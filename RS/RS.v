==> flow/design.v <==
`timescale 1 ns / 100 ps
module PCS (
		input  wire mac_tx_er,    
		input  wire mac_tx_en,
		input  wire mac_gtx_clk,
		input  wire[7:0] mac_txd,		
		output reg mac_rx_er,
		output reg mac_rx_dv,
		output reg[7:0] mac_rxd,
		output wire mac_rx_clk,
		output wire mac_crs,
		output wire mac_col,
		output wire [7:0] xcvr_txd,	  
		output wire xcvr_tx_datak,
		input  wire xcvr_tx_ready,
		input  wire xcvr_tx_clk,
		input  wire [7:0] xcvr_rxd,   
		input  wire xcvr_rx_datak,
		input  wire xcvr_rx_ready,
		input  wire	xcvr_rx_disparity,
		input  wire xcvr_rx_clk,
		input wire reset_n,   
		input clk_125		
	);
	wire comma;
	wire sop;
	wire cgbad; 
	wire cggood;
	wire xcvr_rxd_invalid;
	reg rx_even;     
	reg [2:0] good_cgs; 
	reg[4:0] sync_state; 	
	reg[4:0] xcvr_rcv_state;
  	wire early_end;
	wire check_end_r_r_i;
	wire check_end_t_r_r;
	wire check_end_r_r_r;			
	wire check_end_r_r_s;
	parameter LOSS_OF_SYNC   = 0,
			  COMMA_DETECT_1   = 1,
			  ACQUIRE_SYNC_1   = 2,
			  COMMA_DETECT_2   = 3,
			  ACQUIRE_SYNC_2   = 4,
			  COMMA_DETECT_3   = 5,
			  SYNC_ACQUIRED_1  = 6,
			  SYNC_ACQUIRED_2  = 7,
			  SYNC_ACQUIRED_2Z = 8,
			  SYNC_ACQUIRED_2A = 9,
			  SYNC_ACQUIRED_2AZ = 10,
			  SYNC_ACQUIRED_3   = 11,
			  SYNC_ACQUIRED_3Z  = 12,
			  SYNC_ACQUIRED_3A  = 13,
			  SYNC_ACQUIRED_3AZ = 14,
			  SYNC_ACQUIRED_4   = 15,
			  SYNC_ACQUIRED_4Z  = 16,
			  SYNC_ACQUIRED_4A  = 17,	
			  SYNC_ACQUIRED_4AZ = 18;	
	parameter SYNC_FAIL = 0,
			  SYNC_OK = 1;
	parameter RCV_IDLE 			  = 0,
			  RCV_START_OF_PACKET = 1,
			  RCV_RECEIVE 		  = 2,
			  RCV_EARLY_END 	  = 3,
			  RCV_RX_DATA_ERROR   = 4,
			  RCV_TRI_RRI         = 5,
			  RCV_RX_DATA         = 6,
			  RCV_TRR_EXTEND	  = 7,
			  RCV_EARLY_END_EXT   = 8,
			  RCV_EPD2_CHECK_END  = 9,
			  RCV_EXTEND_ERR	  = 10,
			  RCV_PACKET_BURST_RRS = 11;
	assign comma = is_comma(xcvr_rxd, xcvr_rx_datak );
	assign sop = is_sop( xcvr_rxd, xcvr_rx_datak );
	assign xcvr_rxd_invalid = 0;   
	assign cgbad = ( is_comma(xcvr_rxd, xcvr_rx_datak) && rx_even==1) | xcvr_rxd_invalid ;
	assign cggood = !cgbad;
	assign mac_rx_clk = xcvr_rx_clk;
	function is_comma;  
	input [7:0] data_check;
	input datak;
		is_comma = ( ( (data_check & 8'b00111111) == 8'b00111111 ) & datak==1) ;
	endfunction
	function is_sop;  
	input [7:0] data_check;
	input datak;
		is_sop = (data_check == 8'hFB & datak==1 );
	endfunction
	function is_idle;  
	input [7:0] data_check;
	input datak;
		is_idle = (data_check == 8'hBC & datak==1);
	endfunction	
	FIFO_CHECK_END fifo_check_end( .data(xcvr_rxd), .datak(xcvr_rx_datak), .clk( xcvr_rx_clk ), .early_end(early_end), .r_r_i(check_end_r_r_i), .t_r_r(check_end_t_r_r), .r_r_r(check_end_r_r_r), .r_r_s(check_end_r_r_s) );
	always @(negedge xcvr_rx_clk) begin
	  if (reset_n==0) begin
			sync_state <= LOSS_OF_SYNC;
			xcvr_rcv_state <= RCV_IDLE;
			mac_rxd <= 0;
		end
		case (sync_state)
			LOSS_OF_SYNC: begin
				if ( xcvr_rx_ready==1 && comma ) sync_state <= COMMA_DETECT_1;
				rx_even <= !rx_even;
			end
			COMMA_DETECT_1: begin
				sync_state <= xcvr_rx_datak ? ACQUIRE_SYNC_1 : LOSS_OF_SYNC; 
				rx_even <= 1;
			end 
			ACQUIRE_SYNC_1: begin
				if ( rx_even==0 && comma ) sync_state <= COMMA_DETECT_2;
				if ( cgbad ) sync_state <= LOSS_OF_SYNC;
				rx_even <= !rx_even;
			end
			COMMA_DETECT_2: begin
				sync_state <= xcvr_rx_datak ? ACQUIRE_SYNC_2 : LOSS_OF_SYNC;
				rx_even <= 1;
			end
			ACQUIRE_SYNC_2: begin
				if (rx_even==0 && comma ) sync_state <= COMMA_DETECT_3;
				if ( cgbad ) sync_state <= LOSS_OF_SYNC;
				rx_even <= !rx_even;
			end
			COMMA_DETECT_3: begin
				sync_state <= !xcvr_rx_datak ? SYNC_ACQUIRED_1 : LOSS_OF_SYNC;
				rx_even <= 1;
			end 
			SYNC_ACQUIRED_1: begin
				if (cgbad) sync_state <= SYNC_ACQUIRED_2;
				rx_even <= !rx_even;
			end
			SYNC_ACQUIRED_2: begin
				sync_state <= SYNC_ACQUIRED_2Z;
				rx_even <= !rx_even;	
			end
			SYNC_ACQUIRED_2Z: begin
				sync_state <= cgbad ? SYNC_ACQUIRED_3 : SYNC_ACQUIRED_2A;
				good_cgs <= 0;
			end
			SYNC_ACQUIRED_3: begin
				sync_state <= SYNC_ACQUIRED_3Z;
				rx_even <= !rx_even;			
			end
			SYNC_ACQUIRED_3Z: begin
				sync_state <= cgbad ? SYNC_ACQUIRED_4 : SYNC_ACQUIRED_3A;
				good_cgs <= 0;
			end
			SYNC_ACQUIRED_2A: begin
				sync_state <= SYNC_ACQUIRED_2AZ;
				rx_even <= !rx_even;
			end
			SYNC_ACQUIRED_2AZ: begin
				if ( cgbad ) sync_state <= SYNC_ACQUIRED_3;
				if ( (good_cgs==3) & cggood ) sync_state <= SYNC_ACQUIRED_1;
				good_cgs <= good_cgs + 1'b1;
			end
			SYNC_ACQUIRED_3A: begin
				sync_state <= SYNC_ACQUIRED_3AZ;	
				rx_even <= !rx_even;
			end
			SYNC_ACQUIRED_3AZ:  begin
				if ( cgbad ) sync_state <= SYNC_ACQUIRED_4;
				if ( (good_cgs==3) & cggood ) sync_state <= SYNC_ACQUIRED_2;
				good_cgs <= good_cgs + 1'b1;
			end
			SYNC_ACQUIRED_4: begin
				sync_state <= SYNC_ACQUIRED_4Z;
				rx_even <= !rx_even;
			end
			SYNC_ACQUIRED_4Z: begin
				sync_state <= cgbad ? LOSS_OF_SYNC : SYNC_ACQUIRED_4A;
				good_cgs <= 0;
			end
			SYNC_ACQUIRED_4A: begin
				sync_state <= SYNC_ACQUIRED_4AZ;
				rx_even <= !rx_even;
			end
			SYNC_ACQUIRED_4AZ: begin
				if ( cgbad ) sync_state <= LOSS_OF_SYNC;
				if ( (good_cgs==3) & cggood ) sync_state <= SYNC_ACQUIRED_3;
				good_cgs <= good_cgs + 1'b1;
			end
		endcase
		if ( sync_state == SYNC_ACQUIRED_1 ) begin  
			case (xcvr_rcv_state)
				RCV_IDLE: begin
					mac_rx_dv <= 0;
					mac_rx_er <= 0;
					if (sop) begin
						mac_rx_dv <= 1;
						mac_rx_er <= 0;
						mac_rxd <= 8'b01010101;
						xcvr_rcv_state <= RCV_RECEIVE;
					end
				end
				RCV_START_OF_PACKET: begin
					mac_rx_dv <= 1;
					mac_rx_er <= 0;
					mac_rxd <= 8'b01010101;
					xcvr_rcv_state <= RCV_RECEIVE;
				end
				RCV_RECEIVE: begin   
					if ( xcvr_rx_datak == 0 ) begin
						mac_rx_er <= 0;
						mac_rxd <= xcvr_rxd;					
					end else begin
						mac_rx_dv <= 0;
					end			
					if ( check_end_t_r_r ) begin 
						mac_rx_dv <= 0;
						mac_rx_er <= 1;
						mac_rxd <= 8'h0F;
						xcvr_rcv_state <= RCV_EPD2_CHECK_END;						
					end
					if ( check_end_r_r_r ) begin
						mac_rx_er <= 1;
						xcvr_rcv_state <= RCV_EPD2_CHECK_END;
					end
					if ( check_end_r_r_i & rx_even ) begin
						mac_rx_dv <= 0;
						mac_rx_er <= 0;
						xcvr_rcv_state <= RCV_IDLE;  
					end
				end
				RCV_EARLY_END: begin		
				end
				RCV_RX_DATA_ERROR: begin		
				end
				RCV_TRI_RRI: begin		
					end
				RCV_TRR_EXTEND: begin
				end
				RCV_EARLY_END_EXT: begin
				end
				RCV_EPD2_CHECK_END: begin
					if ( check_end_r_r_r ) xcvr_rcv_state <= RCV_TRR_EXTEND;
					else
						if ( check_end_r_r_i & rx_even ) xcvr_rcv_state <= RCV_TRI_RRI;
						else
							if ( check_end_r_r_s ) xcvr_rcv_state <= RCV_PACKET_BURST_RRS;
							else
								xcvr_rcv_state <= RCV_EXTEND_ERR;
				end
				RCV_EXTEND_ERR: begin
					mac_rx_dv <= 0;
					mac_rxd <= 8'h1F;
					if ( is_idle(xcvr_rxd, xcvr_rx_datak ) & rx_even)
						xcvr_rcv_state <= RCV_IDLE;  
					else if ( sop ) 
							xcvr_rcv_state <= RCV_START_OF_PACKET;
						else
							if ( !sop &  !(is_idle(xcvr_rxd, xcvr_rx_datak ) & rx_even) ) 
								xcvr_rcv_state <= RCV_EPD2_CHECK_END;							
				end
				RCV_PACKET_BURST_RRS: begin
					if ( sop ) begin
						xcvr_rcv_state <= RCV_START_OF_PACKET;
					end
					mac_rx_dv <= 0;
					mac_rxd <= 8'h0F;	
				end	
			endcase
		end
	end
endmodule
module FIFO_CHECK_END (
	input wire[7:0] data,
	input wire datak,
	input wire clk,
	output wire early_end,
	output wire r_r_i,   
	output wire t_r_r,
	output wire r_r_r,
	output wire r_r_s
);
reg [7:0] buffer [2:0] ;
reg buffer_k [2:0];
parameter IDLE = 8'hBC;
parameter COMMA = 8'b10111111; 
parameter SOP = 8'hFB; 
parameter EOP = 8'hFD;  
parameter CARRIER_EX = 8'hF7;  
always @(posedge clk) begin   
	buffer[2] <= buffer[1];
	buffer[1] <= buffer[0];
	buffer[0] <= data;
	buffer_k[2] <= buffer_k[1];
	buffer_k[1] <= buffer_k[0];
	buffer_k[0] <= datak;
end
assign r_r_r = (
	(buffer[0]==CARRIER_EX & buffer_k[0]==1)  &  (buffer[1]==CARRIER_EX & buffer_k[1]==1)  & (buffer[2]==CARRIER_EX & buffer_k[2]==1)
);
assign t_r_r = (
	(buffer[0]==CARRIER_EX & buffer_k[0]==1)  &  (buffer[1]==CARRIER_EX & buffer_k[1]==1)  & (buffer[2]==EOP & buffer_k[2]==1)
);
assign r_r_i = (
	(buffer[0]==IDLE & buffer_k[0]==1)  &  (buffer[1]==CARRIER_EX & buffer_k[1]==1)  & (buffer[2]==EOP & buffer_k[2]==1)
);
assign r_r_s = (
	(buffer[0]==SOP & buffer_k[0]==1)  &  (buffer[1]==CARRIER_EX & buffer_k[1]==1)  & (buffer[2]==CARRIER_EX & buffer_k[2]==1)
);
endmodule
======== Tool chain data of PCS ========
Tool output for the design above, in the order of the flow.
Lines are those of the file above, counted from 1.
Library cell names are shortened.
Not given: --
inputs
  top ..................................... PCS
  clock ................................... xcvr_rx_clk
  cell library ............................ sky130hd
  library corner .......................... tt_025C_1v80

======== Word-level counts ========
Yosys after proc, flatten, opt, wreduce and memory -nomap, before mapping. Print and check cells are not counted.
storage and ports
  flip-flop bits (word level) ............. 51
  input port bits ......................... 27
  output and inout port bits .............. 22
operators by class
  $add $sub $neg .......................... 1
  equal/unequal tests ..................... 35
  muxes and demuxes ....................... 52
  bitwise operators ....................... 21
  reductions and logical operators ........ 21
operators with widths
  cell                                            count
  two-way mux 5 bit                               24
  parallel mux 5 bit (select 19 bit)              1
  == test 8 bit with constant B                   8
  == test 5 x 4 -> 1 bit with constant B          11
  parallel mux 8 bit (select 5 bit)               1
  two-way mux 8 bit                               5
  parallel mux 5 bit (select 6 bit)               1
  bitwise AND 1 bit                               20
  == test 5 x 3 -> 1 bit with constant B          4
  == test 5 x 2 -> 1 bit with constant B          3
  == test 5 bit with constant B                   3
  OR reduction 10 bit                             1
  == test 5 x 1 -> 1 bit with constant B          2
  logical NOT 5 bit                               2
  OR reduction 3 bit                              3
  two-way mux 1 bit                               9
  two-way mux 4 bit                               2
  nonzero test 2 bit                              3
  AND reduction 3 bit                             2
  == test 6 bit with constant B                   1
  parallel mux 3 bit (select 2 bit)               1
  two-way mux 3 bit                               2
  two-way mux 2 bit                               3
  inequality test 5 x 3 -> 1 bit with constant B  1
  logical NOT 1 bit                               4
  OR reduction 2 bit                              2
  inequality test 4 x 3 -> 1 bit with constant B  1
  nonzero test 4 bit                              1
Other operator kinds: 6; their cells: 9.

======== Logic depth ========
Yosys ltp: most cells in a row. Word level: on the elaborated netlist, between registers, memories and ports. Mapped: between sequential cells and ports; inverters and the memories' decode and read muxes count.
logic depth
  depth after elaboration ................. 10
  ABC_AREA ................................ 0
  mapped depth ............................ 6
  gate-level depth less buffers ........... 6

======== After synthesis ========
Yosys stat after the flow's synthesis: flattened, memories mapped to cells. It holds for the ABC_AREA given above (unset counts as 0); a run with the other value may have another netlist.
Totals and module areas in this step are rounded.
mapped netlist
  standard cells after synthesis .......... 262
  mapped area ............................. 2600 um^2
  area of sequential cells ................ 1400 um^2
  flip-flop cells ......................... 68
  buffers ................................. 21
cell types
  type       count
  dfxtp_1    62
  edfxtp_1   6
  nand2_1    27
  buf_4      13
  nand4_1    11
  nand3_1    11
  nor2_1     12
  nor2b_1    7
  clkbuf_8   3
  o21ai_0    8
  nor3b_1    5
  o211ai_1   5
  nor3_1     7
  a31oi_1    5
  a21o_1     4
  a32o_1     3
  a2111oi_0  3
  inv_1      7
Other cell types: 39; their cells: 63.
The figures by module come from a second, unflattened synthesis with its own total; it is not the netlist above.
second synthesis, totals
  cells (unflattened synthesis) ........... 272
  area total of the unflattened synthesis .. 2700 um^2
Rows give one instance, submodules left out.
modules
  module          times used  cells  area (um^2)  seq. area (um^2)
  PCS             1           226    2000         880
  FIFO_CHECK_END  1           46     690          540

# Flow runs of PCS

Design PCS on sky130hd. What follows are 2 stored runs of the flow, each under its own settings; their order means nothing. The constraints put input and output delay at 20% of the set period each and load the outputs with 0.01 pF.
"overall power" rests on the timing tool's default activity at the inputs, not on a simulated workload.
The results are shown rounded.

======== flow run 1 ========
==> flow/run.sh <==
#!/bin/bash
# the make line also repeats the synthesis and layout settings of config.mk as NAME=value (left out here)
make -C /OpenROAD-flow-scripts/flow DESIGN_CONFIG=/design/flow/config.mk WORK_HOME=/design/flow/orfs CLKGATE_MAP_FILE= finish
==> flow/config.mk <==
export PLATFORM = sky130hd
export DESIGN_NAME = PCS
export DESIGN_NICKNAME = PCS
export VERILOG_FILES = /design/flow/design.v
export SDC_FILE = /design/flow/constraint.sdc
export NUM_CORES = 4
export LEC_CHECK = 0
export CAP_MARGIN = 20
export CORE_MARGIN = 2
export CORE_UTILIZATION = 21
export SLEW_MARGIN = 20
==> flow/constraint.sdc <==
create_clock -name core_clock -period 3.85 [get_ports {xcvr_rx_clk}]
set_input_delay 0.7700 -clock core_clock [delete_from_list [all_inputs] [get_ports {xcvr_rx_clk}]]
set_output_delay 0.7700 -clock core_clock [all_outputs]
set_load 0.01 [all_outputs]

-------- measured, flow run 1 --------
  standard-cell area after routing ........ 3800 um^2
  total negative setup slack .............. 0.000 ns
  synthesis area .......................... 2600 um^2
  area of the die ......................... 13000 um^2
  overall power ........................... 2.1 mW
  worst hold slack in the final report .... 0.35 ns
  worst setup slack after layout .......... 0.018 ns

======== flow run 2 ========
==> flow/run.sh <==
#!/bin/bash
# the make line also repeats the synthesis and layout settings of config.mk as NAME=value (left out here)
make -C /OpenROAD-flow-scripts/flow DESIGN_CONFIG=/design/flow/config.mk WORK_HOME=/design/flow/orfs CLKGATE_MAP_FILE= finish
==> flow/config.mk <==
export PLATFORM = sky130hd
export DESIGN_NAME = PCS
export DESIGN_NICKNAME = PCS
export VERILOG_FILES = /design/flow/design.v
export SDC_FILE = /design/flow/constraint.sdc
export NUM_CORES = 4
export LEC_CHECK = 0
export ABC_AREA = 0
export CAP_MARGIN = 20
export CELL_PAD_IN_SITES_DETAIL_PLACEMENT = 2
export CORE_MARGIN = 2
export CORE_UTILIZATION = 61
export GPL_ROUTABILITY_DRIVEN = 1
export GPL_TIMING_DRIVEN = 1
export MAX_ROUTING_LAYER = met4
export MIN_ROUTING_LAYER = met1
export PLACE_DENSITY_LB_ADDON = 0.16
export SLEW_MARGIN = 25
export TNS_END_PERCENT = 55
==> flow/constraint.sdc <==
create_clock -name core_clock -period 4.62 [get_ports {xcvr_rx_clk}]
set_input_delay 0.9240 -clock core_clock [delete_from_list [all_inputs] [get_ports {xcvr_rx_clk}]]
set_output_delay 0.9240 -clock core_clock [all_outputs]
set_load 0.01 [all_outputs]

-------- flow run 2 --------
  stopped before the end: placement reported DPL-0033
